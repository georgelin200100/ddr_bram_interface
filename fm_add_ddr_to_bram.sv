==> flow/design.v <==
`timescale 1ps/1ps
module fm_add_ddr_to_bram #(
        parameter APP_DATA_WIDTH = 64,
        parameter APP_MASK_WIDTH = APP_DATA_WIDTH / 8,
        parameter APP_ADDR_WIDTH = 32,
        parameter FM_COL = 4,
        parameter FM_ROW = 5,
        parameter BRAM_DATA_WIDTH = APP_DATA_WIDTH * FM_COL,
        parameter BRAM_DEPTH = 64,
        parameter BRAM_ADDR_WIDTH = $clog2(BRAM_DEPTH)
    )
    (
        input clk,
        input rst,
        input init_calib_complete,
        input module_en,
        input rd_wr,  
        input [APP_ADDR_WIDTH - 1 : 0] ddr_begin_addr,
        input [BRAM_ADDR_WIDTH - 1 : 0] bram_begin_addr,
        output reg module_done,
        output [APP_ADDR_WIDTH - 1 : 0] app_addr,
        output [2:0] app_cmd,
        output app_en,
        output [APP_DATA_WIDTH - 1 : 0] app_wdf_data,
        output app_wdf_end,
        output [APP_MASK_WIDTH - 1 : 0] app_wdf_mask,
        output app_wdf_wren,
        input [APP_DATA_WIDTH - 1 : 0] app_rd_data,
        input app_rd_data_end,
        input app_rd_data_valid,
        input app_rdy,
        input app_wdf_rdy,
        output bram_en,
        output bram_we,
        output [BRAM_ADDR_WIDTH - 1 : 0] bram_addr,
        output [BRAM_DATA_WIDTH - 1 : 0] bram_din,
        input [BRAM_DATA_WIDTH - 1 : 0] bram_dout
    ); 
    reg init_calib_complete_r;
    reg [1:0] state;
    reg [1:0] nxt_state;
    reg [6:0] wr_data_cnt;
    reg [6:0] rd_data_cnt;
    reg [6:0] rd_cmd_cnt;
    reg [6:0] wr_cmd_cnt;
    reg cmd_en;
    reg [APP_ADDR_WIDTH - 1 : 0] app_addr_r;
    reg [2:0] app_cmd_r;
    reg bram_en_r;
    reg [BRAM_ADDR_WIDTH - 1 : 0] bram_addr_r;
    reg par_en_r;
    reg [6:0] ddr_p2s_cnt;
    reg [6:0] par_en_cnt;
    localparam IDLE = 2'b00;
    localparam RD = 2'b01;
    localparam WR = 2'b10;
    localparam RD_MAX = FM_COL * FM_ROW;
    localparam WR_MAX = FM_COL * FM_ROW;
    localparam DDR_ADDR_STRIDE = APP_DATA_WIDTH / 8;
    localparam RD_CMD = 3'b001;
    localparam WR_CMD = 3'b000;
    assign app_addr = app_addr_r;
    assign app_cmd = app_cmd_r;
    always @(posedge clk) begin
        init_calib_complete_r <= init_calib_complete;
    end
    assign bram_en = bram_en_r;
    always @(posedge clk) begin
        if (rst) begin
            bram_en_r <= 0;
        end else if(module_en) begin
            bram_en_r <= 1;
        end else if (module_done) begin
            bram_en_r <= 0;
        end
    end
    assign bram_addr = bram_addr_r;
    always @(posedge clk) begin
        if (rst | ~init_calib_complete_r) begin
            bram_addr_r <= 0;
        end else if (state == IDLE & (nxt_state != state)) begin
            bram_addr_r <= bram_begin_addr;
        end else if (state == RD & bram_we) begin
            bram_addr_r <= bram_addr_r + 1;
        end else if (state == RD & (nxt_state != state)) begin
            bram_addr_r <= bram_begin_addr;
        end else if (state == WR & par_en) begin
            bram_addr_r <= bram_addr_r + 1;
        end
    end
    always @(posedge clk) begin
        if (rst | ~init_calib_complete) begin
            par_en_cnt <= 0;
        end else if (state == WR) begin
            if (par_en & (par_en_cnt < FM_ROW)) begin
                par_en_cnt <= par_en_cnt + 1;
            end else if (par_en_cnt == FM_ROW & (nxt_state != state)) begin
                par_en_cnt <= 0;
            end
        end
    end
    assign par_en = par_en_r;
    always @(posedge clk) begin
        if (rst | ~init_calib_complete_r) begin
            par_en_r <= 0;
        end else if (state == WR) begin
            if (ddr_p2s_cnt == FM_COL - 1 & (par_en_cnt < FM_ROW)) begin
                par_en_r <= 1;
            end else begin
                par_en_r <= 0;
            end
        end else begin
            par_en_r <= 0;
        end
    end
    always @(posedge clk) begin
        if (rst | ~init_calib_complete_r) begin
            ddr_p2s_cnt <= 0;
        end else if (state == WR) begin
            if (par_en) begin
                ddr_p2s_cnt <= 0;
            end else if (ddr_p2s_cnt == FM_COL - 1) begin
                ddr_p2s_cnt <= 0;
            end else begin
                ddr_p2s_cnt <= ddr_p2s_cnt + 1;
            end
        end
    end
    always @(posedge clk) begin
        if (rst | ~init_calib_complete_r) begin
            wr_data_cnt <= 0;
        end else if (state == WR & (wr_data_cnt < WR_MAX - 1) & seq_valid & app_wdf_rdy) begin
            wr_data_cnt <= wr_data_cnt + 1;
        end else if (state == WR & (wr_data_cnt == WR_MAX - 1) & (nxt_state != state)) begin
            wr_data_cnt <= 0;
        end
    end
    always @(posedge clk) begin
        if (rst | ~init_calib_complete_r) begin
            rd_data_cnt <= 0;
        end else if (state == RD & (rd_data_cnt < RD_MAX - 1) & app_rd_data_valid) begin
            rd_data_cnt <= rd_data_cnt + 1;
        end else if (state == RD & (rd_data_cnt == RD_MAX - 1) & (nxt_state != state)) begin
            rd_data_cnt <= 0;
        end
    end
    always @(posedge clk) begin
        if(rst | ~init_calib_complete_r) begin
            nxt_state <= IDLE;
        end else if (module_en) begin
            if (rd_wr) begin
                nxt_state <= WR;
            end else begin
                nxt_state <= RD;
            end
        end else if (state == RD & (rd_data_cnt == RD_MAX - 1) & app_rd_data_valid ) begin
            nxt_state <= IDLE;
        end else if (state == WR & (wr_data_cnt == WR_MAX - 1) & app_wdf_rdy & seq_valid) begin
            nxt_state <= IDLE;
        end
    end
    always @(posedge clk) begin
        if(rst) begin
            state <= IDLE;
        end else begin
            state <= nxt_state;
        end
    end
    always @(posedge clk) begin
        if (rst | ~init_calib_complete_r) begin
            module_done <= 0;
        end else if (nxt_state == IDLE & (nxt_state != state)) begin
            module_done <= 1;
        end else begin
            module_done <= 0;
        end
    end
    always @(posedge clk) begin
        if (rst | ~init_calib_complete_r) begin
            rd_cmd_cnt <= 0;
        end else if (state == RD & (rd_cmd_cnt < RD_MAX - 1) & cmd_en & app_rdy) begin
            rd_cmd_cnt <= rd_cmd_cnt + 1;
        end else if (state == RD & (rd_cmd_cnt == RD_MAX - 1) & (nxt_state == IDLE)) begin
            rd_cmd_cnt <= 0;
        end
    end
    always @(posedge clk) begin
        if (rst | ~init_calib_complete_r) begin
            wr_cmd_cnt <= 0;
        end else if (state == WR & (wr_cmd_cnt < WR_MAX - 1) & cmd_en & app_rdy) begin
            wr_cmd_cnt <= wr_cmd_cnt + 1;
        end else if (state == WR & (wr_cmd_cnt == WR_MAX - 1) & (nxt_state == IDLE)) begin
            wr_cmd_cnt <= 0;
        end
    end
    always @(posedge clk) begin
        if (rst | ~init_calib_complete_r) begin
            cmd_en <= 0;
        end else if (state == RD & (rd_cmd_cnt < RD_MAX - 1)) begin
            cmd_en <= app_rdy;
        end else if (state == RD & (rd_cmd_cnt == RD_MAX - 1)) begin
            if (cmd_en & app_rdy) begin
                cmd_en <= 0;
            end
        end else if (state == WR & (wr_cmd_cnt < WR_MAX - 1)) begin
            cmd_en <= app_rdy & app_wdf_wren;  
        end else if (state == WR & (wr_cmd_cnt == WR_MAX - 1)) begin
            if (cmd_en & app_rdy) begin
                cmd_en <= 0;
            end
        end
    end
    always @(posedge clk) begin
        if (rst | ~init_calib_complete_r) begin
            app_addr_r <= 0;
        end else if (state == IDLE & (nxt_state != state)) begin
            app_addr_r <= ddr_begin_addr;
        end else if (state == WR & (wr_cmd_cnt < WR_MAX - 1) & cmd_en & app_rdy) begin
            app_addr_r <= app_addr_r + DDR_ADDR_STRIDE;
        end else if (state == WR & (wr_cmd_cnt == WR_MAX - 1) & (nxt_state != state)) begin
            app_addr_r <= 0;
        end else if (state == RD & (rd_cmd_cnt < RD_MAX - 1) & cmd_en & app_rdy) begin
            app_addr_r <= app_addr_r + DDR_ADDR_STRIDE;
        end else if (state == RD & (rd_cmd_cnt == RD_MAX - 1) & (nxt_state != state)) begin
            app_addr_r <= 0;
        end
    end
    always @(posedge clk) begin
        if (rst | ~init_calib_complete_r) begin
            app_cmd_r <= RD_CMD;
        end else if (nxt_state == RD) begin
            app_cmd_r <= RD_CMD;
        end else if (nxt_state == WR) begin
            app_cmd_r <= WR_CMD;
        end
    end
    assign app_en = cmd_en & app_rdy;
    assign app_wdf_end = app_wdf_rdy & seq_valid;
    assign app_wdf_mask = 0;
    assign app_wdf_wren = app_wdf_rdy & seq_valid;  
    fm_add_s2p_x #(
        .SEQ_CNT(FM_COL),
        .APP_DATA_WIDTH(APP_DATA_WIDTH)
    )
    fm_add_s2p_x_inst
    (
        .clk(clk),
        .rst(rst),
        .seq_en(app_rd_data_valid),
        .seq(app_rd_data),
        .par(bram_din),
        .par_valid(bram_we)
    );
    fm_add_p2s_x #(
        .SEQ_CNT(FM_COL),
        .APP_DATA_WIDTH(APP_DATA_WIDTH)
    )
    fm_add_p2s_x_inst
    (
        .clk(clk),
        .rst(rst),
        .par_en(par_en),
        .par(bram_dout),
        .seq(app_wdf_data),
        .seq_valid(seq_valid),
        .seq_last(seq_last)
    );
endmodule
`timescale 1ps/1ps
module fm_add_p2s_x #(
        parameter SEQ_CNT = 5,
        parameter APP_DATA_WIDTH = 64
    )
    (
        input clk,
        input rst,
        input par_en,
        input [APP_DATA_WIDTH * SEQ_CNT - 1 : 0] par,
        output [APP_DATA_WIDTH - 1 : 0] seq,
        output seq_valid,
        output seq_last
    );
    reg [5:0] cnt;
    reg [APP_DATA_WIDTH * SEQ_CNT - 1 : 0] par_r;
    always @(posedge clk) begin
        if (rst) begin
            par_r <= 0;
        end else if (par_en) begin
            par_r <= par;
        end else begin
            par_r <= 0;
        end
    end
    reg cnt_en;
    always @(posedge clk) begin
        if (rst) begin
            cnt_en <= 0;
        end else if (par_en) begin
            cnt_en <= 1;
        end else if (cnt == SEQ_CNT - 1) begin
            cnt_en <= 0;
        end
    end
    always @(posedge clk) begin
        if (rst) begin
            cnt <= 0;
        end else if (cnt_en & (cnt < SEQ_CNT - 1)) begin
            cnt <= cnt + 1;
        end else if (cnt_en & (cnt == SEQ_CNT - 1)) begin
            cnt <= 0;
        end
    end
    assign seq_valid = cnt_en;
    assign seq_last = (cnt == SEQ_CNT - 1);
    assign seq = par_r[cnt * APP_DATA_WIDTH +: APP_DATA_WIDTH];
endmodule
`timescale 1ps/1ps
module fm_add_s2p_x #(
        parameter SEQ_CNT = 5,
        parameter APP_DATA_WIDTH = 64
    )
    (
        input clk,
        input rst,
        input seq_en,
        input [APP_DATA_WIDTH - 1 : 0] seq,
        output [APP_DATA_WIDTH * SEQ_CNT - 1 : 0] par,
        output par_valid
    );
    reg [APP_DATA_WIDTH * SEQ_CNT - 1 : 0] par_r;
    assign par = par_r;
    always @(posedge clk) begin
        if (rst) begin
            par_r <= 0;
        end else if (seq_en) begin
            par_r <= {seq, par_r[APP_DATA_WIDTH * SEQ_CNT - 1 : APP_DATA_WIDTH]};
        end
    end
    reg [5:0] cnt;
    always @(posedge clk) begin
        if (rst) begin
            cnt <= 0;
        end else if (seq_en & (cnt < SEQ_CNT - 1)) begin
            cnt <= cnt + 1;
        end else if (seq_en & (cnt == SEQ_CNT - 1)) begin
            cnt <= 0;
        end
    end
    reg seq_en_r;
    always @(posedge clk) begin
        seq_en_r <= seq_en;
    end
    assign par_valid = (cnt == 0) & seq_en_r;
endmodule
Tool chain data of fm_add_ddr_to_bram
The steps from the RTL of fm_add_ddr_to_bram to its reports follow in flow order.
Line numbers count from 1 in the design file above.
Operators carry their Yosys type and port widths (W data, S select, Z words).
{ "design": {"top": "fm_add_ddr_to_bram", "clock": "clk", "cell_library": "sky130hd", "lib_corner": "tt_025C_1v80"} }

Elaborated design
Source: Yosys, flattened and elaborated, memories not mapped. Widths are those after wreduce. Registers that Yosys merges into a memory's read port (data or address) are not register bits. Print and check cells do not count. Equal cells are merged and count once.
{ "bits": {"reg_bits": 616, "in_bits": 367, "output_inout_bits": 375, "wordCells": 159} }
{ "classes": {"n_addsub": 10, "compare": 7, "n_eq": 13, "shift": 1, "muxes": 40, "bitwise": 46, "reduce_logical": 20} }
{ "op_table": {"columns": ["cell", "n"], "rows": [
  ["$shiftx A256 B13 Y64", 1],
  ["$mux W32", 5],
  ["$mux W7", 12],
  ["$mux W6", 8],
  ["$add A7 B1 Y7 const B", 6],
  ["$and A1 B1 Y1", 40],
  ["$add A32 B4 Y32 const B", 1],
  ["$lt A7 B5 Y1 const B", 4],
  ["$eq A7 B5 Y1 const B", 4],
  ["$reduce_bool A2 Y1", 9],
  ["$add A6 B1 Y6 const B", 3],
  ["$lt A6 B2 Y1 const B", 2],
  ["$eq A6 B2 Y1 const B", 2],
  ["$mux W1", 11],
  ["$reduce_bool A4 Y1", 2],
  ["$mux W2", 4],
  ["$eq A7 B2 Y1 const B", 1],
  ["$lt A7 B3 Y1 const B", 1],
  ["$eq A7 B3 Y1 const B", 1],
  ["$reduce_or A2 Y1", 3],
  ["$logic_not A6 Y1", 1],
  ["$reduce_bool A5 Y1", 1],
  ["$not A1 Y1", 4],
  ["$eq A2 B1 Y1 const B", 2],
  ["$eq A2 B2 Y1 const B", 2],
  ["$logic_not A2 Y1", 2],
  ["$reduce_bool A3 Y1", 1],
  ["$or A1 B1 Y1", 2]
]} }
Not listed: further kinds 2, cells in them 2.

Longest topological paths
Longest topological path by Yosys (ltp), each cell counted once; first at word level (registers and memories cut), then after technology mapping (sequential cells cut; the memories' decode and read muxes count).
{ "logic_depth": {"word_depth": 8, "abc_area": 0, "mapped_depth": 7, "ltp_nobuf": 7} }

After synthesis
Yosys stat after the flow's synthesis: flattened, memories mapped to cells. It holds for the ABC_AREA given above (unset counts as 0); a run with the other value may have another netlist.
The area totals of this step are shown rounded.
{ "synth_totals": {"stdcells": 2116, "yosys_area_um2": 22800, "flip_flops": 616, "buffers": 144} }
{ "by_type": {"columns": ["type", "n"], "rows": [
  ["sky130_fd_sc_hd__dfxtp_1", 616],
  ["sky130_fd_sc_hd__mux2i_1", 265],
  ["sky130_fd_sc_hd__and2_1", 269],
  ["sky130_fd_sc_hd__mux4_2", 64],
  ["sky130_fd_sc_hd__nor2_1", 298],
  ["sky130_fd_sc_hd__nor2b_1", 81],
  ["sky130_fd_sc_hd__clkbuf_1", 86],
  ["sky130_fd_sc_hd__nand2_1", 63],
  ["sky130_fd_sc_hd__a21oi_1", 36],
  ["sky130_fd_sc_hd__nand3_1", 31],
  ["sky130_fd_sc_hd__ha_1", 12],
  ["sky130_fd_sc_hd__buf_1", 36],
  ["sky130_fd_sc_hd__a221oi_1", 14],
  ["sky130_fd_sc_hd__xor2_1", 13],
  ["sky130_fd_sc_hd__a211oi_1", 15],
  ["sky130_fd_sc_hd__nand4_1", 17],
  ["sky130_fd_sc_hd__buf_4", 12],
  ["sky130_fd_sc_hd__o21ai_0", 14]
]} }
Other cell types: 45; their cells: 174.
The figures by module come from a second, unflattened synthesis with its own total; it is not the netlist above.
{ "hier_totals": {"cells_unflattened": 2132, "area_unflattened_um2": 23100} }
Each row is one instance without its submodules.
{ "by_module": {"columns": ["mod", "instances", "n_cells", "mod_area_um2", "mod_seq_area_um2"], "rows": [
  ["fm_add_s2p_x", 1, 851, 9400, 5270],
  ["fm_add_p2s_x", 1, 718, 9100, 5270],
  ["fm_add_ddr_to_bram", 1, 563, 4640, 1800]
]} }

Timing after synthesis
OpenSTA on the mapped netlist: ideal clock, no wires. The path of least setup slack (recovery checks aside). Input and output delay are each 20% of the period. Register names are those of the netlist, which keeps one name where synthesis merged equal registers.
{ "synth_path": {"kind": "reg2out", "startpoint": "register fm_add_p2s_x_inst.cnt[0]", "endpoint": "output app_wdf_data[11]", "period_ns": 2.51, "launch_ns": 0.000, "t_arrival_ns": 1.808, "t_required_ns": 2.008, "slack_ns": 0.200, "delay_ns": 1.808, "driving_pins": 5, "n_path_buf": 2, "synth_period_reached_ns": 2.31} }
"delay_ns" is the arrival time less input delay plus setup time.
At an output port there is no setup time.
"driving_pins" counts driving pins, that of a launching flip-flop among them; a cell with two outputs on the path counts twice.
"synth_period_reached_ns" is the clock period less the worst setup slack; recovery checks do not enter. This is arithmetic on one report: input and output delays are still those of the set period (20% each).
The rows between start and end are the longest chain of elaborated cells between them; the timing report does not say that the signal goes this way. Where chains are equally long, one stands for them.
A line is the first line of the expression or statement that the cell stems from. Yosys adds cells for indexed reads and writes and turns some case tables into memories.
A register here has more assigning lines than the two given.
{ "synth_via": {"cell_sequence": "sky130_fd_sc_hd__dfxtp_1 sky130_fd_sc_hd__buf_1 sky130_fd_sc_hd__buf_2 sky130_fd_sc_hd__mux4_2 sky130_fd_sc_hd__nor2b_1", "elab_chain_cells": 1, "cone_cells": 1, "lines_between": 1, "cone_classes": "shift: 1"} }
{ "synth_rtl": {"columns": ["element", "line_no", "source"], "rows": [
  ["start, declared", 283, "reg [5:0] cnt;"],
  ["start, assigned", 306, "cnt <= 0;"],
  ["start, assigned", 308, "cnt <= cnt + 1;"],
  ["$shiftx A256 B13 Y64", 315, "assign seq = par_r[cnt * APP_DATA_WIDTH +: APP_DATA_WIDTH];"],
  ["end, declared", 24, "output [APP_DATA_WIDTH - 1 : 0] app_wdf_data,"]
]} }

Path in the finished layout
From the final timing report of flow run B: the path of least setup slack in the routed layout; clock arrival at registers is part of the times.
{ "layout_path": {"kind": "reg2out", "startpoint": "register fm_add_p2s_x_inst.cnt[0]", "endpoint": "output app_wdf_data[7]", "period_ns": 4.11, "launch_ns": 0.59, "t_arrival_ns": 2.22, "t_required_ns": 3.29, "slack_ns": 1.07, "driving_pins": 7, "n_path_buf": 4} }
The rows between start and end are the longest chain of elaborated cells between them; the timing report does not say that the signal goes this way. Where chains are equally long, one stands for them.
A register here has more assigning lines than the two given.
{ "layout_via": {"cell_sequence": "sky130_fd_sc_hd__dfxtp_4 sky130_fd_sc_hd__buf_12 sky130_fd_sc_hd__buf_16 sky130_fd_sc_hd__buf_6 sky130_fd_sc_hd__mux4_2 sky130_fd_sc_hd__nor2b_1 sky130_fd_sc_hd__buf_2", "elab_chain_cells": 1, "cone_cells": 1, "lines_between": 1, "cone_classes": "shift: 1"} }
{ "layout_rtl": {"columns": ["element", "line_no", "source"], "rows": [
  ["start, declared", 283, "reg [5:0] cnt;"],
  ["start, assigned", 306, "cnt <= 0;"],
  ["start, assigned", 308, "cnt <= cnt + 1;"],
  ["$shiftx A256 B13 Y64", 315, "assign seq = par_r[cnt * APP_DATA_WIDTH +: APP_DATA_WIDTH];"],
  ["end, declared", 24, "output [APP_DATA_WIDTH - 1 : 0] app_wdf_data,"]
]} }

==> runs of fm_add_ddr_to_bram <==
Design fm_add_ddr_to_bram on sky130hd. What follows are 2 stored runs of the flow, each under its own settings; their order means nothing. The constraints put input and output delay at 20% of the set period each and load the outputs with 0.01 pF.
By "timing.achieved_period_ns" is meant the clock period of the run minus its worst setup slack. This is arithmetic on one report: input and output delays are still those of the set period (20% each).
"worst_path_allowed_less_slack_ns" means the part of the period allowed to the worst setup path (the constraints hold back 20% at inputs and 20% at outputs) less its slack; where the path has registers, the arrival times of their clocks count too.
"totalPower_mw" rests on the timing tool's default activity at the inputs, not on a simulated workload.
Values from the reports are rounded here.
[
  {
    "run": "flow run A",
    "settings": { "period_ns": 2.58, "CORE_UTILIZATION": 71, "SETUP_SLACK_MARGIN": 0.27, "PLACE_DENSITY_LB_ADDON": 0.22, "CORE_ASPECT_RATIO": 0.73, "CORE_MARGIN": 8, "CELL_PAD_IN_SITES_GLOBAL_PLACEMENT": 0, "TNS_END_PERCENT": 50, "CTS_CLUSTER_DIAMETER": 112, "SLEW_MARGIN": 40, "MIN_ROUTING_LAYER": "met1", "CAP_MARGIN": 20 },
    "outcome": "no final report: placement broke off with PPL-0024"
  },
  {
    "run": "flow run B",
    "settings": { "period_ns": 4.11, "CORE_UTILIZATION": 23, "SETUP_SLACK_MARGIN": 1.19, "PLACE_DENSITY_LB_ADDON": 0.02, "CORE_ASPECT_RATIO": 0.85, "CORE_MARGIN": 5, "CELL_PAD_IN_SITES_GLOBAL_PLACEMENT": 3, "GPL_ROUTABILITY_DRIVEN": 1, "CAP_MARGIN": 0, "SLEW_MARGIN": 20 },
    "results": { "synthesis_area_um2": 22800, "die_um2": 106000, "finish.stdcell_area_um2": 34500, "final_util_frac": 0.351, "final_setup_ws_ns": 1.07, "fin_tns_ns": 0.000, "timing.hold.ws_ns": 0.421, "totalPower_mw": 13.7, "timing.achieved_period_ns": 3.043, "worst_path_allowed_less_slack_ns": 2.22, "worst_path_kind": "reg2out" }
  }
]

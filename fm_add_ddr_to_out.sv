==> flow/design.v <==
`timescale 1ps/1ps
module fm_add_ddr_to_out #(
    parameter APP_DATA_WIDTH = 64,
    parameter APP_ADDR_WIDTH = 32,
    parameter APP_MASK_WIDTH = 8,
    parameter DDR_ADDR_STRIDE = 4'b1000,
    parameter MAX = 20
)
(
    input clk,
    input rst,
    input init_calib_complete,
    input module_en,
    input rd_wr,  
    input [APP_ADDR_WIDTH - 1 : 0] ddr_begin_addr,
    output module_done,
    output [APP_ADDR_WIDTH - 1 : 0] app_addr,
    output [2:0] app_cmd,
    output app_en,
    output [APP_DATA_WIDTH - 1 : 0] app_wdf_data,
    output app_wdf_end,
    output [APP_MASK_WIDTH - 1 : 0] app_wdf_mask,
    output app_wdf_wren,
    input [APP_DATA_WIDTH - 1 : 0] app_rd_data,
    input app_rd_data_end,
    input app_rd_data_valid,
    input app_rdy,
    input app_wdf_rdy
);
    localparam WR_CMD = 3'b000;
    localparam RD_CMD = 3'b001;
    localparam IDLE = 2'b00;
    localparam WR = 2'b01;
    localparam RD = 2'b10;
    reg [1:0] state;
    reg [1:0] nxt_state;
    reg wr_en;      
    reg cmd_en;
    reg [6:0] rd_data_cnt;
    reg [6:0] rd_cmd_cnt;
    always @(posedge clk) begin
        if (rst | ~init_calib_complete) begin
            rd_data_cnt <= 0;
        end else if (state == RD & (rd_data_cnt < MAX - 1) & app_rd_data_valid) begin
            rd_data_cnt <= rd_data_cnt + 1;
        end else if (state == RD & (nxt_state != state)) begin
            rd_data_cnt <= 0;
        end
    end
    always @(posedge clk) begin
        if (rst | ~init_calib_complete) begin
            rd_cmd_cnt <= 0;
        end else if (state == RD & (rd_cmd_cnt < MAX - 1) & cmd_en & app_rdy) begin
            rd_cmd_cnt <= rd_cmd_cnt + 1;
        end else if (state == RD & (nxt_state != state)) begin
            rd_cmd_cnt <= 0;
        end
    end
    reg [6:0] wr_data_cnt;
    always @(posedge clk) begin
        if (rst | ~init_calib_complete) begin
            wr_data_cnt <= 0;
        end else if (state == WR & (wr_data_cnt < MAX - 1) & app_wdf_rdy & wr_en) begin
            wr_data_cnt <= wr_data_cnt + 1;
        end else if (state == WR & (nxt_state != state)) begin
            wr_data_cnt <= 0;
        end
    end
    reg [6:0] wr_cmd_cnt;
    always @(posedge clk) begin
        if (rst | ~init_calib_complete) begin
            wr_cmd_cnt <= 0;
        end else if (state == WR & (wr_cmd_cnt < MAX - 1) & cmd_en & app_rdy) begin
            wr_cmd_cnt <= wr_cmd_cnt + 1;
        end else if (state == WR & (nxt_state != state)) begin
            wr_cmd_cnt <= 0;
        end
    end
    always @(posedge clk) begin
        if (rst | ~init_calib_complete) begin
            nxt_state <= IDLE;
        end else if (module_en & rd_wr) begin
            nxt_state <= WR;
        end else if (wr_cmd_cnt == MAX - 1) begin
            nxt_state <= IDLE;
        end else if (module_en & ~rd_wr) begin
            nxt_state <= RD;
        end else if (rd_data_cnt == MAX - 1) begin
            nxt_state <= IDLE;
        end 
    end
    always @(posedge clk) begin
        state <= nxt_state;
    end
    reg [APP_ADDR_WIDTH - 1 : 0] app_addr_r;
    assign app_addr = app_addr_r;
    always @(posedge clk) begin
        if (rst | ~init_calib_complete) begin
            app_addr_r <= 0;
        end else if (state == IDLE & (nxt_state != state)) begin
            app_addr_r <= ddr_begin_addr;   
        end else if (state == WR & (wr_cmd_cnt < MAX - 1) & cmd_en & app_rdy) begin
            app_addr_r <= app_addr_r + DDR_ADDR_STRIDE;
        end else if (state == WR & (nxt_state != state)) begin
            app_addr_r <= 0;
        end else if (state == RD & (rd_cmd_cnt < MAX - 1) & cmd_en & app_rdy) begin
            app_addr_r <= app_addr_r + DDR_ADDR_STRIDE;
        end else if (state == RD & (nxt_state != state)) begin
            app_addr_r <= 0;
        end
    end
    reg [2:0] app_cmd_r;
    assign app_cmd = app_cmd_r;
    always @(posedge clk) begin
        if (rst | ~init_calib_complete) begin
            app_cmd_r <= 0;
        end else if (nxt_state == WR) begin
            app_cmd_r <= WR_CMD;
        end else if (state == WR & (nxt_state != state)) begin
            app_cmd_r <= 0;
        end else if (nxt_state == RD) begin
            app_cmd_r <= RD_CMD;
        end else if (state == RD & (nxt_state != state)) begin
            app_cmd_r <= 0;
        end
    end
    assign app_en = cmd_en & app_rdy;
    reg [APP_DATA_WIDTH - 1 : 0] app_wdf_data_r;
    assign app_wdf_data = app_wdf_data_r;
    always @(posedge clk) begin
        if (rst | ~init_calib_complete) begin
            app_wdf_data_r <= 0;
        end else if (state == WR & (wr_data_cnt < MAX - 1) & app_wdf_rdy & wr_en) begin
            app_wdf_data_r <= app_wdf_data_r + 1;
        end else if (state == WR & (nxt_state != state)) begin
            app_wdf_data_r <= 0;
        end
    end
    assign app_wdf_end = wr_en & app_wdf_rdy;
    assign app_wdf_mask = 0;
    assign app_wdf_wren = wr_en & app_wdf_rdy;
    reg module_done_r;
    always @(posedge clk) begin
        if (rst) begin
            module_done_r <= 0;
        end else if (state == WR & (nxt_state != state)) begin
            module_done_r <= 1;
        end else if (state == RD & (nxt_state != state)) begin
            module_done_r <= 1;
        end else begin
            module_done_r <= 0;
        end
    end
    assign module_done = module_done_r;
    always @(posedge clk) begin
        if (rst | ~init_calib_complete) begin
            wr_en <= 0;
        end else if (state == WR & (wr_data_cnt < MAX - 1)) begin
            wr_en <= 1;
        end else if (state == WR & (wr_data_cnt == MAX - 1)) begin
            if (app_wdf_rdy & wr_en) begin
                wr_en <= 0;
            end else begin
                wr_en <= wr_en;
            end
        end
    end
    always @(posedge clk) begin
        if (rst | ~init_calib_complete) begin
            cmd_en <= 0;
        end else if (state == WR & (wr_cmd_cnt < MAX - 1)) begin
            cmd_en <= 1;
        end else if (state == WR & (wr_cmd_cnt == MAX - 1)) begin
            if (app_rdy & cmd_en) begin
                cmd_en <= 0;
            end else begin
                cmd_en <= cmd_en;
            end 
        end else if (state == RD & (rd_cmd_cnt < MAX - 1)) begin
            cmd_en <= 1;
        end else if (state == RD & (rd_cmd_cnt == MAX - 1)) begin
            if (app_rdy & cmd_en) begin
                cmd_en <= 0;
            end else begin
                cmd_en <= cmd_en;
            end 
        end
    end
endmodule
; ---- Tool chain data of fm_add_ddr_to_out
; Tool output for the design above, in the order of the flow.
; Line numbers count from 1 in the design file above.
; Operators carry their Yosys type and port widths (W data, S select, Z words).
; Cell names lack the library's common part.
; Not given: -
[design]
top = fm_add_ddr_to_out
clock_port = clk
library = sky130hd
lib_corner = tt_025C_1v80

; ---- Elaborated design
; Yosys after proc, flatten, opt, wreduce and memory -nomap, before mapping. Memory bits, and registers merged into a memory's read port (data or address), are not among the register bits. Print and check cells are not counted. Equal cells are merged and count once.
[classes]
n_addsub = 6
cmp = 4
equal = 9
n_logic = 24
n_mux = 29
n_reduce_logical = 15
[op_table]
columns = op, n
row1 = $mux W32, 5
row2 = $mux W64, 2
row3 = $add A64 B1 Y64 const B, 1
row4 = $mux W7, 6
row5 = $add A32 B4 Y32 const B, 1
row6 = $add A7 B1 Y7 const B, 4
row7 = $lt A7 B5 Y1 const B, 4
row8 = $eq A7 B5 Y1 const B, 4
row9 = $and A1 B1 Y1, 21
row10 = $reduce_bool A2 Y1, 8
row11 = $mux W1, 14
row12 = $reduce_bool A4 Y1, 2
row13 = $reduce_or A3 Y1, 2
row14 = $reduce_bool A5 Y1, 1
row15 = $eq A2 B1 Y1 const B, 2
row16 = $eq A2 B2 Y1 const B, 2
row17 = $mux W2, 2
row18 = $not A1 Y1, 2
row19 = $ne A2 B2 Y1, 1
row20 = $logic_not A2 Y1, 1
row21 = $reduce_and A2 Y1, 1
row22 = $or A1 B1 Y1, 1
[bits]
ff_bits = 132
word_cells = 100

; ---- Depth
; Yosys ltp: most cells in a row. Word level: on the elaborated netlist, between registers, memories and ports. Mapped: between sequential cells and ports; inverters and the memories' decode and read muxes count.
[logic_depth]
depth_word = 8
ABC_AREA = 0
depth_mapped = 7
depth_no_buf = 6

; ---- Netlist
; The flow's flattened synthesis, as Yosys stat reports it; memories are mapped. The netlist is that of the ABC_AREA named above (0 if unset); the other value can give another one.
; The area totals of this step are shown rounded.
[synth_totals]
seqArea_um2 = 2640
cell_count = 855
flip_flops = 132
mapped_area_um2 = 6870
[types]
columns = cell, n
row1 = dfxtp_1, 132
row2 = a21oi_1, 72
row3 = nand2_1, 90
row4 = nand3_1, 59
row5 = nor2_1, 63
row6 = nand4_1, 34
row7 = o211ai_1, 21
row8 = mux2i_1, 15
row9 = clkbuf_1, 36
row10 = nor4_1, 21
row11 = nand2b_1, 20
row12 = o21ai_0, 24
row13 = or3_1, 18
row14 = a22oi_1, 14
row15 = buf_4, 12
row16 = inv_1, 24
row17 = and4_1, 10
row18 = o2111ai_1, 10
; Not listed: further types 45, cells in them 180.

; ---- Path before layout
; OpenSTA on the mapped netlist: ideal clock, no wires. The path of least setup slack (recovery checks aside). Input and output delay are each 20% of the period. Register names are those of the netlist, which keeps one name where synthesis merged equal registers.
[synth_timing]
kind = reg-to-reg
start = register app_wdf_data_r[11]
end = register app_wdf_data_r[30]
setup_time_ps = 116
slack_ps = -137
arrival_time_ps = 2041
clock_period_ps = 2020
path_buffers = 0
t_first_pin_ps = 0
driving_pins = 6
path_delay_ps = 2157
synth_period_reached_ps = 2157
; "path_delay_ps" = arrival - input delay + setup time.
; "driving_pins": output pins that drive a net of the path, with the launching flip-flop's if there is one; two outputs of one cell count as two.
; "synth_period_reached_ps" = period - worst setup slack (recovery checks aside). The figure is calculated, with input and output delays left at 20% of the set period.
; Between the ends stands the longest chain of elaborated cells between them, by number of cells; it is not shown to be the way that was timed. Of several equally long chains one is given.
; A line is the first line of the expression or statement that the cell stems from. Yosys adds cells for indexed reads and writes and turns some case tables into memories.
; A register here has more assigning lines than the two given.
[synth_between]
cell_sequence = dfxtp_1 -> nand4_1 -> nor4_2 -> nor4bb_1 -> a211oi_1 -> a41o_1
elab_chain_len = 2
cells_between = 2
lines_between = 2
[synth_rtl]
columns = element, line_no
row1 = from (decl), 128  ; reg [APP_DATA_WIDTH - 1 : 0] app_wdf_data_r;
row2 = from (assign), 132  ; app_wdf_data_r <= 0;
row3 = from (assign), 134  ; app_wdf_data_r <= app_wdf_data_r + 1;
row4 = $add A64 B1 Y64, 134
row5 = $mux W64, 133  ; end else if (state == WR & (wr_data_cnt < MAX - 1) & app_wdf_rdy & wr_en) begin
row6 = to (assign), 132
row7 = to (assign), 134
row8 = to (decl), 128

; ---- Path in the finished layout
; From the final timing report of run 2: the path of least setup slack in the routed layout; clock arrival at registers is part of the times.
; The report prints the path's times to 10 ps; the period is as set.
[layout_timing]
kind = input-to-reg
start = input app_wdf_rdy
end = register app_wdf_data_r[26]
driving_pins = 6
t_first_pin_ps = 770
in_delay_ps = 770
setup_time_ps = 70
slack_ps = 960
clock_period_ps = 3860
arrival_time_ps = 3250
path_buffers = 2
; Between the ends stands the longest chain of elaborated cells between them, by number of cells; it is not shown to be the way that was timed. Of several equally long chains one is given.
; A register here has more assigning lines than the two given.
[layout_between]
cell_sequence = clkdlybuf4s50_1 -> o2111ai_1 -> nand2_1 -> clkbuf_1 -> o211ai_1 -> a21oi_1
elab_chain_len = 3
cells_between = 4
[layout_rtl]
columns = element, line_no
row1 = from (decl), 28  ; input app_wdf_rdy
row2 = $and A1 B1 Y1 (2 in a row), 133  ; end else if (state == WR & (wr_data_cnt < MAX - 1) & app_wdf_rdy & wr_en) begin
row3 = $mux W64, 133
row4 = to (assign), 132  ; app_wdf_data_r <= 0;
row5 = to (assign), 134  ; app_wdf_data_r <= app_wdf_data_r + 1;
row6 = to (decl), 128  ; reg [APP_DATA_WIDTH - 1 : 0] app_wdf_data_r;

## Implementation results

Module fm_add_ddr_to_out, platform sky130hd: 2 stored runs of the flow (Yosys, OpenROAD) with differing settings, in no particular order. Input and output delays are each 20% of the period that was set; the output load is 0.01 pF.
"worstPathTime_ps" is the time allowed to the run's worst setup path (the clock period less input and output delay, where it has them) less its slack. Clock arrival times count: a late capture clock shortens it, a late launch clock lengthens it.
"worstPathTime_ps" is known to 10 ps.
Results are given in rounded form.

# run 1
==> flow/run.sh <==
#!/bin/bash
# the make line also repeats the synthesis and layout settings of config.mk as NAME=value (left out here)
make -C /OpenROAD-flow-scripts/flow DESIGN_CONFIG=/design/flow/config.mk WORK_HOME=/design/flow/orfs CLKGATE_MAP_FILE= finish
==> flow/config.mk <==
export PLATFORM = sky130hd
export DESIGN_NAME = fm_add_ddr_to_out
export DESIGN_NICKNAME = fm_add_ddr_to_out
export VERILOG_FILES = /design/flow/design.v
export SDC_FILE = /design/flow/constraint.sdc
export NUM_CORES = 4
export LEC_CHECK = 0
export CAP_MARGIN = 20
export CELL_PAD_IN_SITES_DETAIL_PLACEMENT = 1
export CELL_PAD_IN_SITES_GLOBAL_PLACEMENT = 2
export CORE_MARGIN = 4
export CORE_UTILIZATION = 50
export CTS_CLUSTER_DIAMETER = 181
export PLACE_DENSITY = 0.52
export SETUP_SLACK_MARGIN = -0.22
export SLEW_MARGIN = 20
export TNS_END_PERCENT = 80
==> flow/constraint.sdc <==
create_clock -name core_clock -period 2.46 [get_ports {clk}]
set_input_delay 0.4920 -clock core_clock [delete_from_list [all_inputs] [get_ports {clk}]]
set_output_delay 0.4920 -clock core_clock [all_outputs]
set_load 0.01 [all_outputs]

==> run 1: results <==
outcome="stopped before the end: placement reported GPL-0301"

# run 2
==> flow/run.sh <==
#!/bin/bash
# the make line also repeats the synthesis and layout settings of config.mk as NAME=value (left out here)
make -C /OpenROAD-flow-scripts/flow DESIGN_CONFIG=/design/flow/config.mk WORK_HOME=/design/flow/orfs CLKGATE_MAP_FILE= finish
==> flow/config.mk <==
export PLATFORM = sky130hd
export DESIGN_NAME = fm_add_ddr_to_out
export DESIGN_NICKNAME = fm_add_ddr_to_out
export VERILOG_FILES = /design/flow/design.v
export SDC_FILE = /design/flow/constraint.sdc
export NUM_CORES = 4
export LEC_CHECK = 0
export ABC_AREA = 0
export CAP_MARGIN = 30
export CELL_PAD_IN_SITES_DETAIL_PLACEMENT = 1
export CELL_PAD_IN_SITES_GLOBAL_PLACEMENT = 3
export CORE_MARGIN = 6
export CORE_UTILIZATION = 31
export CTS_CLUSTER_DIAMETER = 118
export CTS_CLUSTER_SIZE = 50
export GPL_ROUTABILITY_DRIVEN = 0
export GPL_TIMING_DRIVEN = 0
export HOLD_SLACK_MARGIN = 0.0
export MAX_ROUTING_LAYER = met4
export MIN_ROUTING_LAYER = met1
export SETUP_SLACK_MARGIN = 0.87
export SLEW_MARGIN = 40
export TNS_END_PERCENT = 75
==> flow/constraint.sdc <==
create_clock -name core_clock -period 3.86 [get_ports {clk}]
set_input_delay 0.7720 -clock core_clock [delete_from_list [all_inputs] [get_ports {clk}]]
set_output_delay 0.7720 -clock core_clock [all_outputs]
set_load 0.01 [all_outputs]

==> run 2: results <==
yosys_chip_area_um2=6870
die_um2=25900
stdcell_area_um2=9290
post_route_util_pct=43.5
worst_setup_slack_ps=958
hold_worst_slack_ps=445
worstPathTime_ps=2130
timing.worst_path_kind="input-to-reg"

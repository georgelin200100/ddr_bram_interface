==> flow/design.v <==
module fm_add_BRAM_x #(
    parameter BRAM_ADDR_WIDTH = 20,
    parameter BRAM_DATA_WIDTH = 64,
    parameter BRAM_DEPTH = 64
)
(
    input clk,
    input we,
    input en,
    input [BRAM_ADDR_WIDTH - 1 : 0] addr,
    input [BRAM_DATA_WIDTH - 1 : 0] din,
    output reg [BRAM_DATA_WIDTH - 1 : 0] dout
);
    (* RAM_STYLE="BLOCK" *) reg [BRAM_DATA_WIDTH - 1 : 0] ram [BRAM_DEPTH - 1 : 0];
    always @(posedge clk) begin
        if (en) begin
            if (we)
                ram[addr] <= din;
            dout <= ram[addr];
        end
    end
endmodule
=== Tool chain data of fm_add_BRAM_x ===
The steps from the RTL of fm_add_BRAM_x to its reports follow in flow order.
Line numbers count from 1 in the design file above.
Operators: Yosys type, input widths -> output width; for muxes data width and select width s.
Cell names lack the library's common part.
The mark - stands for no value.

* Top module: fm_add_BRAM_x
* Clock: clk
* Cell library: sky130hd
* Corner: tt_025C_1v80

=== Elaborated design ===
Yosys after proc, flatten, opt, wreduce and memory -nomap, before mapping. Enables and synchronous resets that opt folds into registers are not counted as muxes. Memory bits, and registers merged into a memory's read port (data or address), are not among the register bits. Print and check cells are not counted. Equal cells are merged and count once.
Yosys's memory passes give these memory sizes; they may raise the number of words (mostly to a power of two), join words into wider ones and drop unused or constant bits.

* Clocked read ports x word width: 64
* Elaborated cells: 7
* Register bits after elaboration: 0
* Bits in writable memories: 4096
* Memories kept: 1
* Output and inout bits: 64
* Input port bits: 87

* Muxes and demuxes: 6

{| class="wikitable"
|+ Memory list
! name !! words !! bits a word !! rd ports !! write ports !! RTL line !! text
|-
| ram || 64 || 64 || 1 || 1 || 14 || <nowiki>(* RAM_STYLE="BLOCK" *) reg [BRAM_DATA_WIDTH - 1 : 0] ram [BRAM_DEPTH - 1 : 0];</nowiki>
|}

{| class="wikitable"
|+ Operators by type and width
! operator !! count
|-
| $mux 64 || 2
|-
| $mux 6 || 2
|-
| $mux 1 || 2
|}

=== Logic depth ===
Yosys ltp: most cells in a row. Word level: on the elaborated netlist, between registers, memories and ports. Mapped: between sequential cells and ports; inverters and the memories' decode and read muxes count.

* Word-level depth: 2
* ABC_AREA: 0
* Depth in mapped cells: 11
* Depth with buffers taken out: 6

=== After synthesis ===
The flow's flattened synthesis, as Yosys stat reports it; memories are mapped. The netlist is that of the ABC_AREA named above (0 if unset); the other value can give another one.

{| class="wikitable"
|+ Cells by type
! cell !! count
|-
| edfxtp_1 || 4160
|-
| a221oi_1 || 697
|-
| a22oi_1 || 566
|-
| mux4_2 || 142
|-
| mux2i_1 || 248
|-
| mux2_2 || 211
|-
| o22ai_1 || 333
|-
| clkbuf_1 || 302
|-
| buf_2 || 217
|-
| o21ai_0 || 172
|-
| nand2_1 || 229
|-
| a21oi_1 || 160
|-
| nor2_1 || 203
|-
| a221o_1 || 55
|-
| o2bb2ai_1 || 60
|-
| nor3_1 || 94
|-
| o211ai_1 || 59
|-
| a22o_1 || 39
|}

Not listed: further types 39, cells in them 455.

* Mapped flip-flops: 4160
* Synthesis area: 156563.9 um^2
* Buffer cells: 646
* Mapped cells: 8402
* Sequential part of the area: 124919.8 um^2

=== Worst setup path after synthesis ===
Source: OpenSTA report_checks on the synthesized netlist (no wires, ideal clock, input and output delay 20% of the period each), path of least setup slack; recovery checks are left aside. Register names are those of the netlist, which keeps one name where synthesis merged equal registers.

* Kind: input-to-reg
* Start point: in addr[2]
* End point: mem ram[15][0]
* Stages on the path: 8
* Clock period: 7.06 ns
* Path slack: 1.102 ns
* Path delay: 4.547 ns
* Launch time at the first pin: 1.412 ns
* Buffers on the path: 6
* Data arrival time: 5.472 ns
* Data required time: 6.573 ns
* Period reached after synthesis: 5.958 ns

"path delay" is the arrival time less input delay plus setup time.
"stages on the path" counts driving pins, that of a launching flip-flop among them; a cell with two outputs on the path counts twice.
"period reached after synthesis" is the clock period less the worst setup slack; recovery checks do not enter. This is arithmetic on one report: input and output delays are still those of the set period (20% each).
The rows between start and end are the longest chain of elaborated cells between them; the timing report does not say that the signal goes this way. Where chains are equally long, one stands for them.
A line is the first line of the expression or statement that the cell stems from. Yosys adds cells for indexed reads and writes and turns some case tables into memories.

* Cell sequence: buf_6 > buf_6 > buf_2 > buf_2 > buf_2 > clkbuf_1 > nand3_1 > nor2_1
* Cells in the longest elaborated chain: 2
* Elaborated cells on any way between the ends: 2
* Source lines of those cells: 2
* Classes of those cells: 2 x mux

{| class="wikitable"
|+ RTL lines, path after synthesis
! what !! RTL line !! text
|-
| start: declaration || 10 || <nowiki>input [BRAM_ADDR_WIDTH - 1 : 0] addr,</nowiki>
|-
| $mux 6 || 17 || <nowiki>if (we)</nowiki>
|-
| $mux 6 || 16 || <nowiki>if (en) begin</nowiki>
|-
| end: declaration || 14 || <nowiki>(* RAM_STYLE="BLOCK" *) reg [BRAM_DATA_WIDTH - 1 : 0] ram [BRAM_DEPTH - 1 : 0];</nowiki>
|}

=== Worst path after layout ===
Path of least setup slack in the final report of stored run 1 (OpenROAD, finished layout, wires in). Where an end is a register, its clock arrival counts in the times.

* Kind: input-to-reg
* Start point: in addr[4]
* End point: reg dout[34]
* Stages on the path: 8
* Launch time at the first pin: 1.28 ns
* Path slack: 1.79 ns
* Data arrival time: 5.35 ns
* Clock period: 6.39 ns
* Buffers on the path: 2
* Data required time: 7.14 ns

* Cell sequence: clkdlybuf4s50_1 > nor3b_2 > nand2_4 > buf_4 > o22ai_1 > nor4_1 > o211ai_1 > nand4b_1

{| class="wikitable"
|+ RTL lines, path post-layout
! what !! RTL line !! text
|-
| start: declaration || 10 || <nowiki>input [BRAM_ADDR_WIDTH - 1 : 0] addr,</nowiki>
|-
| end: declaration || 12 || <nowiki>output reg [BRAM_DATA_WIDTH - 1 : 0] dout</nowiki>
|}

Chain of elaborated cells between the ends: none given.

Measured data: module fm_add_BRAM_x, platform sky130hd, 2 stored runs of the flow under differing settings, order arbitrary. Input and output delays are each 20% of the period that was set; the output load is 0.01 pF.
"achieved clock period" = clock period - worst setup slack. The figure is calculated, with input and output delays left at 20% of the set period.
"worst setup path time": the worst setup path's part of the clock period (all of it between registers, 20% less for each end at a port) less its slack. A launch clock that arrives late makes it longer, a capture clock that arrives late makes it shorter.
"power" rests on the timing tool's default activity at the inputs, not on a simulated workload.

Stored run 1
==> flow/run.sh <==
#!/bin/bash
# the make line also repeats the synthesis and layout settings of config.mk as NAME=value (left out here)
make -C /OpenROAD-flow-scripts/flow DESIGN_CONFIG=/design/flow/config.mk WORK_HOME=/design/flow/orfs CLKGATE_MAP_FILE= finish
==> flow/config.mk <==
export PLATFORM = sky130hd
export DESIGN_NAME = fm_add_BRAM_x
export DESIGN_NICKNAME = fm_add_BRAM_x
export VERILOG_FILES = /design/flow/design.v
export SDC_FILE = /design/flow/constraint.sdc
export NUM_CORES = 4
export LEC_CHECK = 0
export CAP_MARGIN = 10
export CELL_PAD_IN_SITES_DETAIL_PLACEMENT = 0
export CORE_ASPECT_RATIO = 1.1
export CORE_MARGIN = 2
export CORE_UTILIZATION = 22
export CTS_CLUSTER_DIAMETER = 396
export CTS_CLUSTER_SIZE = 35
export GPL_ROUTABILITY_DRIVEN = 0
export GPL_TIMING_DRIVEN = 1
export MIN_ROUTING_LAYER = met2
export PLACE_DENSITY_LB_ADDON = 0.09
export SLEW_MARGIN = 20
==> flow/constraint.sdc <==
create_clock -name core_clock -period 6.39 [get_ports {clk}]
set_input_delay 1.2780 -clock core_clock [delete_from_list [all_inputs] [get_ports {clk}]]
set_output_delay 1.2780 -clock core_clock [all_outputs]
set_load 0.01 [all_outputs]

==> results of stored run 1 <==
chip area after synthesis (Yosys): 156563.9 um^2
die area: 718424.0 um^2
standard-cell area of the final layout: 176340.0 um^2
utilization: 24.8 %
worst setup slack after layout: 1.791 ns
total negative slack: 0.000 ns
worst hold slack: 0.668 ns
power: 46470 µW
achieved clock period: 4.599 ns
worst setup path time: 3.32 ns
worst setup path kind: input-to-reg

Stored run 2
==> flow/run.sh <==
#!/bin/bash
# the make line also repeats the synthesis and layout settings of config.mk as NAME=value (left out here)
make -C /OpenROAD-flow-scripts/flow DESIGN_CONFIG=/design/flow/config.mk WORK_HOME=/design/flow/orfs CLKGATE_MAP_FILE= finish
==> flow/config.mk <==
export PLATFORM = sky130hd
export DESIGN_NAME = fm_add_BRAM_x
export DESIGN_NICKNAME = fm_add_BRAM_x
export VERILOG_FILES = /design/flow/design.v
export SDC_FILE = /design/flow/constraint.sdc
export NUM_CORES = 4
export LEC_CHECK = 0
export CAP_MARGIN = 10
export CELL_PAD_IN_SITES_DETAIL_PLACEMENT = 1
export CORE_MARGIN = 9
export CORE_UTILIZATION = 51
export CTS_CLUSTER_SIZE = 52
export MAX_ROUTING_LAYER = met5
export PLACE_DENSITY_LB_ADDON = 0.27
export SETUP_SLACK_MARGIN = 0.3
export SLEW_MARGIN = 20
export TNS_END_PERCENT = 95
==> flow/constraint.sdc <==
create_clock -name core_clock -period 9.83 [get_ports {clk}]
set_input_delay 1.9660 -clock core_clock [delete_from_list [all_inputs] [get_ports {clk}]]
set_output_delay 1.9660 -clock core_clock [all_outputs]
set_load 0.01 [all_outputs]

==> results of stored run 2 <==
chip area after synthesis (Yosys): 156563.9 um^2
die area: 327258.0 um^2
standard-cell area of the final layout: 175916.0 um^2
utilization: 57.5 %
worst setup slack after layout: 3.639 ns
total negative slack: 0.000 ns
worst hold slack: 0.703 ns
power: 37075 µW
achieved clock period: 6.191 ns
worst setup path time: 4.23 ns
worst setup path kind: input-to-reg
